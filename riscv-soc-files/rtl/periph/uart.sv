==> flow/design.v <==
`timescale 1ns/1ps
interface axi_lite_if #(
    parameter AW = 32,
    parameter DW = 32
)(
    input logic ACLK,
    input logic ARESETn
);
    logic [AW-1:0] AWADDR;
    logic          AWVALID;
    logic          AWREADY;
    logic [DW-1:0]   WDATA;
    logic [DW/8-1:0] WSTRB;
    logic            WVALID;
    logic            WREADY;
    logic [1:0] BRESP;
    logic       BVALID;
    logic       BREADY;
    logic [AW-1:0] ARADDR;
    logic          ARVALID;
    logic          ARREADY;
    logic [DW-1:0] RDATA;
    logic [1:0]    RRESP;
    logic          RVALID;
    logic          RREADY;
    modport master (
        input  ACLK, ARESETn,
        output AWADDR, AWVALID, input AWREADY,
        output WDATA, WSTRB, WVALID, input WREADY,
        input  BRESP, BVALID, output BREADY,
        output ARADDR, ARVALID, input ARREADY,
        input  RDATA, RRESP, RVALID, output RREADY
    );
    modport slave (
        input  ACLK, ARESETn,
        input  AWADDR, AWVALID, output AWREADY,
        input  WDATA, WSTRB, WVALID, output WREADY,
        output BRESP, BVALID, input BREADY,
        input  ARADDR, ARVALID, output ARREADY,
        output RDATA, RRESP, RVALID, input RREADY
    );
endinterface
`timescale 1ns/1ps
module uart #(
    parameter AW = 32,
    parameter DW = 32,
    parameter CLK_FREQ = 50_000_000,
    parameter BAUD_RATE = 115200
)(
    input  logic clk,
    input  logic rst,
    axi_lite_if.slave s_axi,
    output logic uart_tx,
    input  logic uart_rx,
    output logic irq
);
    localparam ADDR_TX_DATA   = 3'h0;
    localparam ADDR_RX_DATA   = 3'h1;
    localparam ADDR_STATUS    = 3'h2;
    localparam ADDR_CONTROL   = 3'h3;
    localparam ADDR_BAUD_DIV  = 3'h4;
    logic [7:0]  tx_data_reg;
    logic [7:0]  rx_data_reg;
    logic [3:0]  status_reg;
    logic [3:0]  control_reg;
    logic [15:0] baud_div_reg;
    logic tx_start, tx_busy, tx_done;
    logic rx_ready, rx_valid;
    logic [7:0] rx_data;
    localparam DEFAULT_DIV = CLK_FREQ / BAUD_RATE;
    typedef enum logic [1:0] {W_IDLE, W_ADDR, W_DATA, W_RESP} write_state_t;
    write_state_t wstate;
    logic [AW-1:0] waddr;
    always_ff @(posedge clk) begin
        if (rst) begin
            wstate <= W_IDLE;
            waddr <= '0;
            tx_data_reg <= '0;
            control_reg <= 4'b0011;   
            baud_div_reg <= DEFAULT_DIV[15:0];
            tx_start <= 1'b0;
            s_axi.AWREADY <= 1'b0;
            s_axi.WREADY <= 1'b0;
            s_axi.BVALID <= 1'b0;
            s_axi.BRESP <= 2'b00;
        end else begin
            tx_start <= 1'b0;   
            case (wstate)
                W_IDLE: begin
                    s_axi.AWREADY <= 1'b1;
                    if (s_axi.AWVALID) begin
                        waddr <= s_axi.AWADDR;
                        s_axi.AWREADY <= 1'b0;
                        wstate <= W_DATA;
                    end
                end
                W_DATA: begin
                    s_axi.WREADY <= 1'b1;
                    if (s_axi.WVALID) begin
                        case (waddr[4:2])
                            ADDR_TX_DATA: begin
                                if (!tx_busy && control_reg[0]) begin
                                    tx_data_reg <= s_axi.WDATA[7:0];
                                    tx_start <= 1'b1;
                                end
                            end
                            ADDR_CONTROL: control_reg <= s_axi.WDATA[3:0];
                            ADDR_BAUD_DIV: baud_div_reg <= s_axi.WDATA[15:0];
                        endcase
                        s_axi.WREADY <= 1'b0;
                        s_axi.BVALID <= 1'b1;
                        s_axi.BRESP <= 2'b00;
                        wstate <= W_RESP;
                    end
                end
                W_RESP: begin
                    if (s_axi.BREADY) begin
                        s_axi.BVALID <= 1'b0;
                        wstate <= W_IDLE;
                    end
                end
                default: wstate <= W_IDLE;
            endcase
        end
    end
    typedef enum logic [1:0] {R_IDLE, R_ADDR, R_DATA} read_state_t;
    read_state_t rstate;
    logic [AW-1:0] raddr;
    always_ff @(posedge clk) begin
        if (rst) begin
            rstate <= R_IDLE;
            raddr <= '0;
            s_axi.ARREADY <= 1'b0;
            s_axi.RVALID <= 1'b0;
            s_axi.RDATA <= '0;
            s_axi.RRESP <= 2'b00;
        end else begin
            case (rstate)
                R_IDLE: begin
                    s_axi.ARREADY <= 1'b1;
                    if (s_axi.ARVALID) begin
                        raddr <= s_axi.ARADDR;
                        s_axi.ARREADY <= 1'b0;
                        rstate <= R_DATA;
                    end
                end
                R_DATA: begin
                    case (raddr[4:2])
                        ADDR_TX_DATA: s_axi.RDATA <= {24'h0, tx_data_reg};
                        ADDR_RX_DATA: s_axi.RDATA <= {24'h0, rx_data_reg};
                        ADDR_STATUS: s_axi.RDATA <= {28'h0, status_reg};
                        ADDR_CONTROL: s_axi.RDATA <= {28'h0, control_reg};
                        ADDR_BAUD_DIV: s_axi.RDATA <= {16'h0, baud_div_reg};
                        default: s_axi.RDATA <= 32'h0;
                    endcase
                    s_axi.RRESP <= 2'b00;
                    s_axi.RVALID <= 1'b1;
                    if (s_axi.RREADY) begin
                        s_axi.RVALID <= 1'b0;
                        if (raddr[4:2] == ADDR_RX_DATA) begin
                            rx_data_reg <= '0;
                        end
                        rstate <= R_IDLE;
                    end
                end
                default: rstate <= R_IDLE;
            endcase
        end
    end
    uart_tx u_uart_tx (
        .clk(clk),
        .rst(rst),
        .tx_data(tx_data_reg),
        .tx_start(tx_start),
        .baud_div(baud_div_reg),
        .tx(uart_tx),
        .tx_busy(tx_busy),
        .tx_done(tx_done)
    );
    uart_rx u_uart_rx (
        .clk(clk),
        .rst(rst),
        .rx(uart_rx),
        .baud_div(baud_div_reg),
        .rx_data(rx_data),
        .rx_valid(rx_valid)
    );
    always_ff @(posedge clk) begin
        if (rst) begin
            rx_data_reg <= '0;
            rx_ready <= 1'b0;
        end else if (rx_valid && control_reg[1]) begin
            rx_data_reg <= rx_data;
            rx_ready <= 1'b1;
        end else if (rstate == R_DATA && raddr[4:2] == ADDR_RX_DATA && s_axi.RREADY) begin
            rx_ready <= 1'b0;
        end
    end
    assign status_reg = {
        rx_ready,      
        tx_busy,       
        rx_ready,      
        tx_busy        
    };
    assign irq = (control_reg[2] && tx_done) || (control_reg[3] && rx_valid);
endmodule
module uart_tx (
    input  logic        clk,
    input  logic        rst,
    input  logic [7:0]  tx_data,
    input  logic        tx_start,
    input  logic [15:0] baud_div,
    output logic        tx,
    output logic        tx_busy,
    output logic        tx_done
);
    typedef enum logic [1:0] {IDLE, START, DATA, STOP} state_t;
    state_t state;
    logic [15:0] baud_counter;
    logic [2:0]  bit_counter;
    logic [7:0]  shift_reg;
    always_ff @(posedge clk) begin
        if (rst) begin
            state <= IDLE;
            tx <= 1'b1;
            tx_busy <= 1'b0;
            tx_done <= 1'b0;
            baud_counter <= '0;
            bit_counter <= '0;
            shift_reg <= '0;
        end else begin
            tx_done <= 1'b0;
            case (state)
                IDLE: begin
                    tx <= 1'b1;
                    tx_busy <= 1'b0;
                    if (tx_start) begin
                        shift_reg <= tx_data;
                        baud_counter <= baud_div - 1;
                        tx_busy <= 1'b1;
                        state <= START;
                    end
                end
                START: begin
                    tx <= 1'b0;   
                    if (baud_counter == 0) begin
                        baud_counter <= baud_div - 1;
                        bit_counter <= 3'd0;
                        state <= DATA;
                    end else begin
                        baud_counter <= baud_counter - 1;
                    end
                end
                DATA: begin
                    tx <= shift_reg[0];
                    if (baud_counter == 0) begin
                        baud_counter <= baud_div - 1;
                        shift_reg <= {1'b0, shift_reg[7:1]};
                        if (bit_counter == 3'd7) begin
                            state <= STOP;
                        end else begin
                            bit_counter <= bit_counter + 1;
                        end
                    end else begin
                        baud_counter <= baud_counter - 1;
                    end
                end
                STOP: begin
                    tx <= 1'b1;   
                    if (baud_counter == 0) begin
                        tx_done <= 1'b1;
                        state <= IDLE;
                    end else begin
                        baud_counter <= baud_counter - 1;
                    end
                end
            endcase
        end
    end
endmodule
module uart_rx (
    input  logic        clk,
    input  logic        rst,
    input  logic        rx,
    input  logic [15:0] baud_div,
    output logic [7:0]  rx_data,
    output logic        rx_valid
);
    typedef enum logic [1:0] {IDLE, START, DATA, STOP} state_t;
    state_t state;
    logic [15:0] baud_counter;
    logic [2:0]  bit_counter;
    logic [7:0]  shift_reg;
    logic        rx_sync, rx_sync2;
    always_ff @(posedge clk) begin
        if (rst) begin
            rx_sync <= 1'b1;
            rx_sync2 <= 1'b1;
        end else begin
            rx_sync <= rx;
            rx_sync2 <= rx_sync;
        end
    end
    always_ff @(posedge clk) begin
        if (rst) begin
            state <= IDLE;
            rx_valid <= 1'b0;
            rx_data <= '0;
            baud_counter <= '0;
            bit_counter <= '0;
            shift_reg <= '0;
        end else begin
            rx_valid <= 1'b0;
            case (state)
                IDLE: begin
                    if (!rx_sync2) begin   
                        baud_counter <= baud_div / 2 - 1;   
                        state <= START;
                    end
                end
                START: begin
                    if (baud_counter == 0) begin
                        if (!rx_sync2) begin   
                            baud_counter <= baud_div - 1;
                            bit_counter <= 3'd0;
                            state <= DATA;
                        end else begin
                            state <= IDLE;   
                        end
                    end else begin
                        baud_counter <= baud_counter - 1;
                    end
                end
                DATA: begin
                    if (baud_counter == 0) begin
                        baud_counter <= baud_div - 1;
                        shift_reg <= {rx_sync2, shift_reg[7:1]};
                        if (bit_counter == 3'd7) begin
                            state <= STOP;
                        end else begin
                            bit_counter <= bit_counter + 1;
                        end
                    end else begin
                        baud_counter <= baud_counter - 1;
                    end
                end
                STOP: begin
                    if (baud_counter == 0) begin
                        if (rx_sync2) begin   
                            rx_data <= shift_reg;
                            rx_valid <= 1'b1;
                        end
                        state <= IDLE;
                    end else begin
                        baud_counter <= baud_counter - 1;
                    end
                end
            endcase
        end
    end
endmodule
# ---- Reports on uart
# The steps from the RTL of uart to its reports follow in flow order.
# Line numbers count from 1 in the design file above.
# Operators carry their Yosys type and port widths (W data, S select, Z words).
# Cell names lack the library's common part.
# The mark - stands for no value.
dict set report design {
  design {uart}
  clock {clk}
  library {sky130hd}
  corner {tt_025C_1v80}
}

# ---- Word level
# Counts by Yosys on the flattened word-level netlist (proc, flatten, opt, wreduce; memories kept). Register bits leave out memories and registers merged into their read ports (data or address). Print and check cells are left out.
dict set report op_classes {
  add_sub_neg 2
  equal 16
  n_mux 24
  bitwise 2
  reduce_logical 14
}
# operator count
set ops {}
lappend ops {{$pmux W16 S3} 1}
lappend ops {{$mux W16} 3}
lappend ops {{$sub A16 B1 Y16 const B} 1}
lappend ops {{$logic_not A16 Y1} 1}
lappend ops {{$pmux W8 S2} 1}
lappend ops {{$mux W8} 2}
lappend ops {{$mux W2} 8}
lappend ops {{$ne A2 B2 Y1 const B} 6}
lappend ops {{$reduce_and A3 Y1} 3}
lappend ops {{$mux W3} 3}
lappend ops {{$ne A2 B1 Y1 const B} 4}
lappend ops {{$eq A2 B2 Y1 const B} 4}
lappend ops {{$pmux W2 S4} 1}
lappend ops {{$reduce_and A6 Y1} 1}
lappend ops {{$pmux W3 S2} 1}
lappend ops {{$pmux W2 S3} 1}
lappend ops {{$logic_not A2 Y1} 2}
lappend ops {{$reduce_bool A2 Y1} 2}
lappend ops {{$reduce_or A2 Y1} 2}
lappend ops {{$reduce_and A4 Y1} 1}
lappend ops {{$reduce_bool A4 Y1} 1}
lappend ops {{$add A3 B1 Y3 const B} 1}
lappend ops {{$eq A3 B3 Y1 const B} 1}
lappend ops {{$reduce_or A3 Y1} 1}
lappend ops {{$pmux W1 S3} 1}
lappend ops {{$not A1 Y1} 2}
lappend ops {{$eq A2 B1 Y1 const B} 1}
lappend ops {{$mux W1} 2}
dict set report word_totals {
  reg_bits 34
  input_bits 3
  output_inout_bits 2
  word_cells 66
}

# ---- Depth
# Yosys ltp: most cells in a row. Word level: on the elaborated netlist, between registers, memories and ports. Mapped: between sequential cells and ports; inverters and the memories' decode and read muxes count.
dict set report logic_depth {
  depth_word 4
  abc_area 0
  depth_mapped 7
  mapped_depth_nobuf 6
}

# ---- Mapped cells and area
# Yosys stat after the flow's synthesis: flattened, memories mapped to cells. It holds for the ABC_AREA given above (unset counts as 0); a run with the other value may have another netlist.
# The area totals of this step are shown rounded.
# cell count type_area_um2
set by_type {}
lappend by_type {dfxtp_1 24 480.461}
lappend by_type {a21oi_1 21 105.101}
lappend by_type {or3_1 8 50.048}
lappend by_type {o31ai_1 6 45.043}
lappend by_type {or4_1 6 45.043}
lappend by_type {nand4_1 7 43.792}
lappend by_type {o21ai_0 8 40.038}
lappend by_type {ha_1 3 37.536}
lappend by_type {or4b_4 2 27.526}
lappend by_type {and4_1 3 26.275}
lappend by_type {clkbuf_1 7 26.275}
lappend by_type {nor4_2 2 25.024}
lappend by_type {inv_1 6 22.522}
lappend by_type {nand2_1 6 22.522}
lappend by_type {nor4_4 1 21.27}
lappend by_type {nand3_1 4 20.019}
lappend by_type {nor3_1 4 20.019}
lappend by_type {nor2_1 5 18.768}
# Other cell types: 19; their cells: 23.
dict set report synth_totals {
  mapped_cells 146
  synth_area_um2 1261
  sequential_area_um2 480.5
  ff_cells 24
  buffers 8
}
# The figures by module come from a second, unflattened synthesis with its own total; it is not the netlist above.
dict set report hier_totals {
  cells_unflattened 262
  hier_area_um2 2185
}
# Rows give one instance, submodules left out.
# mod n_inst cells mod_area_um2 mod_seq_area_um2
set by_module {}
lappend by_module {uart_tx 1 259 2170 680.7}
lappend by_module {uart 1 3 15.0 0.0}

# ---- Path before layout
# Source: OpenSTA report_checks on the synthesized netlist (no wires, ideal clock, input and output delay 20% of the period each), path of least setup slack; recovery checks are left aside. Register names are those of the netlist, which keeps one name where synthesis merged equal registers.
dict set report synth_path {
  kind {register to register}
  startpoint {register u_uart_tx.baud_counter[0]}
  endpoint {register u_uart_tx.baud_counter[10]}
  clock_period_ps 1990
  setup_ps 70
  launch_ps 0
  arrival_time_ps 2035
  required_ps 1920
  setup_slack_ps -115
  delay_ps 2105
  path_stages 7
  n_path_buf 0
  period_less_setup_slack_ps 2105
}
# "delay_ps" is the arrival time less input delay plus setup time.
# "path_stages": output pins that drive a net of the path, with the launching flip-flop's if there is one; two outputs of one cell count as two.
# "period_less_setup_slack_ps" = period - worst setup slack (recovery checks aside). The figure is calculated, with input and output delays left at 20% of the set period.
# The rows between start and end are the longest chain of elaborated cells between them; the timing report does not say that the signal goes this way. Where chains are equally long, one stands for them.
# Each line given opens the expression or statement behind the cell; cells for indexed reads and writes are added by Yosys, which also makes memories of some case tables.
# At most two assigning lines are given for a register; there are more.
dict set report synth_via {
  path_cell_list {dfxtp_1 -> inv_1 -> ha_1 -> or4b_4 -> or4b_4 -> or4_1 -> a21oi_1}
  elab_chain_len 3
  cells_between 7
  cone_classes {add/sub (1); eq/ne (1); mux (3); reduce/logical (2)}
}
# item line_no
set synth_rtl {}
lappend synth_rtl {{start: declaration} 219} ;# logic [15:0] baud_counter;
lappend synth_rtl {{start: assignment} 239} ;# baud_counter <= baud_div - 1;
lappend synth_rtl {{start: assignment} 247} ;# baud_counter <= baud_div - 1;
lappend synth_rtl {{$sub A16 B1 Y16} 274} ;# baud_counter <= baud_counter - 1;
lappend synth_rtl {{$mux W16} 270} ;# if (baud_counter == 0) begin
lappend synth_rtl {{$pmux W16 S3} 233} ;# case (state)
lappend synth_rtl {{end: assignment} 239}
lappend synth_rtl {{end: assignment} 247}
lappend synth_rtl {{end: declaration} 219}

# ---- Path in the finished layout
# Path of least setup slack in the final report of job 1 (OpenROAD, finished layout, wires in). Where an end is a register, its clock arrival counts in the times.
# The report prints the path's times to 10 ps; the period is as set.
dict set report layout_path {
  kind {register to register}
  startpoint {register u_uart_tx.baud_counter[0]}
  endpoint {register u_uart_tx.baud_counter[10]}
  clock_period_ps 2180
  setup_ps 60
  launch_ps 270
  arrival_time_ps 2360
  required_ps 2390
  setup_slack_ps 20
  path_stages 7
  n_path_buf 0
}
# The rows between start and end are the longest chain of elaborated cells between them; the timing report does not say that the signal goes this way. Where chains are equally long, one stands for them.
# At most two assigning lines are given for a register; there are more.
dict set report layout_via {
  path_cell_list {dfxtp_2 -> inv_2 -> ha_4 -> or4b_4 -> or4b_4 -> or4_4 -> a21oi_2}
  elab_chain_len 3
  cells_between 7
  cone_classes {add/sub (1); eq/ne (1); mux (3); reduce/logical (2)}
}
# item line_no
set layout_rtl {}
lappend layout_rtl {{start: declaration} 219} ;# logic [15:0] baud_counter;
lappend layout_rtl {{start: assignment} 239} ;# baud_counter <= baud_div - 1;
lappend layout_rtl {{start: assignment} 247} ;# baud_counter <= baud_div - 1;
lappend layout_rtl {{$sub A16 B1 Y16} 274} ;# baud_counter <= baud_counter - 1;
lappend layout_rtl {{$mux W16} 270} ;# if (baud_counter == 0) begin
lappend layout_rtl {{$pmux W16 S3} 233} ;# case (state)
lappend layout_rtl {{end: assignment} 239}
lappend layout_rtl {{end: assignment} 247}
lappend layout_rtl {{end: declaration} 219}

## Implementation results

Record of 2 stored runs of the RTL-to-layout flow on uart, platform sky130hd. The runs are unordered. Constraints: input delay and output delay 20% of the set period each, output load 0.01 pF.
"achievedPeriod_ps": clock period set for the run, less the worst setup slack. It is reckoned from that one timing run; input and output delays stay at 20% of the period that was set.
"worstPathTime_ps" = time allowed to the worst setup path (clock period - input delay - output delay, where it has them) - its slack; a late launch clock adds to it, a late capture clock takes from it.
"totalPower_w" rests on the timing tool's default activity at the inputs, not on a simulated workload.
"worstPathTime_ps" is given in steps of 10 ps.
The results are shown rounded.

# job 1
==> flow/run.sh <==
#!/bin/bash
# the make line also repeats the synthesis and layout settings of config.mk as NAME=value (left out here)
make -C /OpenROAD-flow-scripts/flow DESIGN_CONFIG=/design/flow/config.mk WORK_HOME=/design/flow/orfs CLKGATE_MAP_FILE= finish
==> flow/config.mk <==
export PLATFORM = sky130hd
export DESIGN_NAME = uart
export DESIGN_NICKNAME = uart
export VERILOG_FILES = /design/flow/design.v
export SDC_FILE = /design/flow/constraint.sdc
export NUM_CORES = 4
export LEC_CHECK = 0
export CAP_MARGIN = 20
export CORE_MARGIN = 2
export CORE_UTILIZATION = 33
export SLEW_MARGIN = 20
==> flow/constraint.sdc <==
create_clock -name core_clock -period 2.18 [get_ports {clk}]
set_input_delay 0.4360 -clock core_clock [delete_from_list [all_inputs] [get_ports {clk}]]
set_output_delay 0.4360 -clock core_clock [all_outputs]
set_load 0.01 [all_outputs]

==> job 1: results <==
worstPathTime_ps=2160
critical_path_kind="register to register"
achievedPeriod_ps=2158
ws_hold_ps=498
finalUtil_frac=0.42
totalPower_w=0.0008487
design.die.area_um2=4332
setup_worst_slack_ps=22
layout_stdcell_area_um2=1539
fin_tns_ps=0
synth_area_um2=1261

# job 2
==> flow/run.sh <==
#!/bin/bash
# the make line also repeats the synthesis and layout settings of config.mk as NAME=value (left out here)
make -C /OpenROAD-flow-scripts/flow DESIGN_CONFIG=/design/flow/config.mk WORK_HOME=/design/flow/orfs CLKGATE_MAP_FILE= finish
==> flow/config.mk <==
export PLATFORM = sky130hd
export DESIGN_NAME = uart
export DESIGN_NICKNAME = uart
export VERILOG_FILES = /design/flow/design.v
export SDC_FILE = /design/flow/constraint.sdc
export NUM_CORES = 4
export LEC_CHECK = 0
export CAP_MARGIN = 20
export CORE_MARGIN = 2
export CORE_UTILIZATION = 27
export CTS_CLUSTER_SIZE = 13
export HOLD_SLACK_MARGIN = -0.05
export PLACE_DENSITY_LB_ADDON = 0.08
export SLEW_MARGIN = 20
==> flow/constraint.sdc <==
create_clock -name core_clock -period 3.55 [get_ports {clk}]
set_input_delay 0.7100 -clock core_clock [delete_from_list [all_inputs] [get_ports {clk}]]
set_output_delay 0.7100 -clock core_clock [all_outputs]
set_load 0.01 [all_outputs]

==> job 2: results <==
finalUtil_frac=0.317
synth_area_um2=1261
setup_worst_slack_ps=1259
achievedPeriod_ps=2291
ws_hold_ps=486
fin_tns_ps=0
worstPathTime_ps=2290
critical_path_kind="register to register"
design.die.area_um2=5234
totalPower_w=0.0005229
layout_stdcell_area_um2=1399
